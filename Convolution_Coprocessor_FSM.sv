==> flow/design.v <==
module convolution_coprocesor_fsm(	
    input logic clk,
    input logic rstn,
    input logic start,
    input logic comp_i_out,
    input logic comp_j_out,
    input logic comp_indexH_out,
    output logic sel_j,
    output logic j_enable,
    output logic sel_i,
    output logic i_enable,
    output logic currentZ_en,
    output logic cunrrentZ_clr,
    output logic writeZ,
    output logic done,
    output logic busy
);
typedef enum logic[3:0] {S1, S2, S3, S4, S5, S6, S7, S8, S9, S10, S11, S12, S13, XX = 'x} state_t;
state_t state, next;
always_ff @(posedge clk or negedge rstn) begin
    if (!rstn)
        state <= S1;
    else
        state <= next;
end
always_comb begin
    next = XX;
    case (state)
        S1: begin
            if (start)
                next = S2;
            else
                next = S1;
        end
        S2: begin
            if (comp_i_out)
                next = S3;
            else if (comp_j_out)
                next = S7;
            else
                next = S11;
        end
        S3: next = S4;
        S4: begin
            if (comp_j_out)
                next = S7;
            else if (comp_indexH_out)
                next = S6;
            else
                next = S5;
        end
        S5: next = S6;
        S6: next = S7;
        S7: begin
            if (comp_indexH_out)
                next = S6;
            else if (comp_j_out)
                next = S7;
            else
                next = S8;
        end
        S8: next = S9;
        S9: next = S10;
        S10: if (comp_i_out)
                 next = S3;
              else
                 next = S11;
        S11: begin
                 if (comp_j_out)
                     next = S7;
                 else if (comp_indexH_out)
                     next = S6;
                 else
                     next = S12;
             end
        S12: begin
                 if (comp_i_out)
                     next = S3;
                 else
                     next = S13;
             end
        S13: next = S1;
        default: next = XX;
    endcase
end
always_ff @(posedge clk or negedge rstn) begin
    if (!rstn) begin
        busy <= 1'b0;
    end else begin
        busy <= 1'b1;
        sel_j = 1'b0;
        j_enable = 1'b0;
        sel_i = 1'b0;
        i_enable = 1'b0;
        currentZ_en = 1'b0;
        cunrrentZ_clr = 1'b0;
        writeZ = 1'b0;
        done = 1'b0;
        case (state)
            S1: begin
                     busy = 1'b0;
                 end
            S2: begin
                     sel_i = 1'b1;
                     i_enable = 1'b1;
                 end
            S4: begin
                     cunrrentZ_clr = 1'b1;
                     sel_j = 1'b1;
                     j_enable = 1'b1;
                 end
            S6: begin
                     currentZ_en = 1'b1;
                 end
            S7: begin
                     j_enable = 1'b1;
                 end
            S8: begin
                     i_enable = 1'b1;
                     writeZ = 1'b1;
                 end
            S11: begin
                      busy = 1'b0;
                      done = 1'b1;
                  end
            S13: begin
                      busy = 1'b0;
                  end
            default: begin
                           busy = 1'b0;
                      end
        endcase
    end
end
endmodule
* Reports on convolution_coprocesor_fsm
Tool output for the design above, in the order of the flow.
Line numbers count from 1 in the design file above.
Library cell names are shortened.
A cell with -- has no value.
- Top module :: convolution_coprocesor_fsm
- Clock input :: clk
- Standard-cell library :: sky130hd
- Corner :: tt_025C_1v80

* Word-level counts
Yosys after proc, flatten, opt, wreduce and memory -nomap, before mapping. Enables and synchronous resets that opt folds into registers are not counted as muxes. Memory bits, and registers merged into a memory's read port (data or address), are not among the register bits. Print and check cells are not counted. Equal cells are merged and count once.
- Mux-type cells :: 19
- Reductions and logical operators :: 3
- Eq/ne operators :: 12
** Operators by type and width (number)
- parallel mux 4 bit (select 13 bit) :: 1
- 2-to-1 mux 4 bit :: 6
- == test 4 bit with constant B :: 5
- == test 4 x 3 -> 1 bit with constant B :: 4
- 2-to-1 mux 1 bit :: 10
- == test 4 x 2 -> 1 bit with constant B :: 2
- OR reduction 2 bit :: 2
- == test 4 x 1 -> 1 bit with constant B :: 1
- logical NOT 4 bit :: 1
- 2-to-1 mux 2 bit :: 2
- Input bits :: 6
- Cells after elaboration :: 42
- Flip-flop bits (word level) :: 11

* Logic depth
Yosys ltp: most cells in a row. Word level: on the elaborated netlist, between registers, memories and ports. Mapped: between sequential cells and ports; inverters and the memories' decode and read muxes count.
- Word-level depth :: 3
- ABC_AREA :: 0
- Mapped depth :: 3
- Gate-level depth less buffers :: 3

* Synthesis result
Yosys stat after the flow's synthesis: flattened, memories mapped to cells. It holds for the ABC_AREA given above (unset counts as 0); a run with the other value may have another netlist.
Totals and module areas in this step are rounded.
- Standard cells after synthesis :: 44
- Synthesis area :: 0.000688 mm²
- Flip-flop cells :: 20
- Buffers :: 2
** Cell types (number)
- dfrtp_1 :: 12
- edfxtp_1 :: 7
- dfstp_2 :: 1
- a21o_1 :: 3
- and2_1 :: 3
- buf_4 :: 2
- o221ai_2 :: 1
- or2_2 :: 2
- inv_1 :: 3
- nor2_4 :: 1
- o31a_1 :: 1
- nor2_1 :: 2
- nor2b_1 :: 1
- a21oi_1 :: 1
- nor3_1 :: 1
- o21ai_1 :: 1
- conb_1 :: 1
- inv_2 :: 1

* Path before layout
OpenSTA on the mapped netlist: ideal clock, no wires. The path of least setup slack (recovery checks aside). Input and output delay are each 20% of the period. Register names are those of the netlist, which keeps one name where synthesis merged equal registers.
- Kind :: flip-flop to output port
- Start :: register sel_j
- End :: output sel_j
- Period :: 2.16 ns
- Stages :: 2
- Time at the first pin :: 0.000 ns
- Delay of the path :: 0.578 ns
- Required time :: 1.728 ns
- Data arrival time :: 0.578 ns
- External output delay :: 0.432 ns
- Path slack :: 1.150 ns
- Buffers on the path :: 1
- Synthesis period reached :: 1.01 ns
"delay of the path" is the arrival time less input delay plus setup time.
A path that ends at an output port has no setup time.
"stages": output pins that drive a net of the path, with the launching flip-flop's if there is one; two outputs of one cell count as two.
"synthesis period reached" is the clock period less the worst setup slack; recovery checks do not enter. This is arithmetic on one report: input and output delays are still those of the set period (20% each).
- Cell sequence :: edfxtp_1 buf_4
- Length of the longest elaborated chain :: 0
** Ends and longest elaborated chain, post-synthesis
- start, declared :: RTL line 8 : output logic sel_j,
- start, assigned :: RTL line 91 : sel_j = 1'b0;
- start, assigned :: RTL line 109 : sel_j = 1'b1;
- end, declared :: RTL line 8

* Path in the finished layout
Path of least setup slack in the final report of flow run A (OpenROAD, finished layout, wires in). Where an end is a register, its clock arrival counts in the times.
- Kind :: flip-flop to output port
- Start :: register done
- End :: output done
- Buffers on the path :: 1
- Time at the first pin :: 0.29 ns
- External output delay :: 0.19 ns
- Period :: 0.973 ns
- Path slack :: -0.07 ns
- Data arrival time :: 0.85 ns
- Required time :: 0.78 ns
- Stages :: 2
- Cell sequence :: edfxtp_1 buf_2
- Length of the longest elaborated chain :: 0
** Ends and longest elaborated chain, after layout
- start, declared :: RTL line 15 : output logic done,
- start, assigned :: RTL line 98 : done = 1'b0;
- start, assigned :: RTL line 124 : done = 1'b1;
- end, declared :: RTL line 15

FLOW RESULTS
============

Measured data: module convolution_coprocesor_fsm, platform sky130hd, 2 stored runs of the flow under differing settings, order arbitrary. Input and output delays are each 20% of the period that was set; the output load is 0.01 pF.
"period achieved": clock period set for the run, less the worst setup slack. It is reckoned from that one timing run; input and output delays stay at 20% of the period that was set.
"allowed time less slack (worst setup path)" means the part of the period allowed to the worst setup path (the constraints hold back 20% at inputs and 20% at outputs) less its slack; where the path has registers, the arrival times of their clocks count too.
By "total power after layout" is meant OpenSTA's value without simulated activity: inputs other than the clock are taken to toggle once in ten clock periods, and the tool carries that through the logic.
Results are given in rounded form.

** Flow run A
- Settings :: period_ns=0.973; CORE_UTILIZATION=49; PLACE_DENSITY=0.63; CORE_MARGIN=9; CELL_PAD_IN_SITES_GLOBAL_PLACEMENT=1; CELL_PAD_IN_SITES_DETAIL_PLACEMENT=1; CTS_CLUSTER_DIAMETER=276; CAP_MARGIN=10; MAX_ROUTING_LAYER=met4; SLEW_MARGIN=20
- Total power after layout :: 1.61 mW
- Allowed time less slack (worst setup path) :: 0.85 ns
- Critical path kind :: flip-flop to output port
- Standard-cell area of the final layout :: 0.000901 mm²
- Utilization after layout :: 0.684
- Period achieved :: 1.042 ns
- Post-synthesis cell area :: 0.000688 mm²
- Summed negative setup slack :: -0.313 ns
- Setup slack of the worst path :: -0.069 ns
- Die size :: 0.00308 mm²

** Flow run B
- Settings :: period_ns=0.65; CORE_UTILIZATION=66; SETUP_SLACK_MARGIN=0.15; PLACE_DENSITY=0.67; CELL_PAD_IN_SITES_GLOBAL_PLACEMENT=0; TNS_END_PERCENT=75; GPL_TIMING_DRIVEN=1; GPL_ROUTABILITY_DRIVEN=0; CTS_CLUSTER_DIAMETER=178; CAP_MARGIN=15; CORE_MARGIN=2; SLEW_MARGIN=20
- Outcome :: incomplete, clock tree synthesis halted on DPL-0033
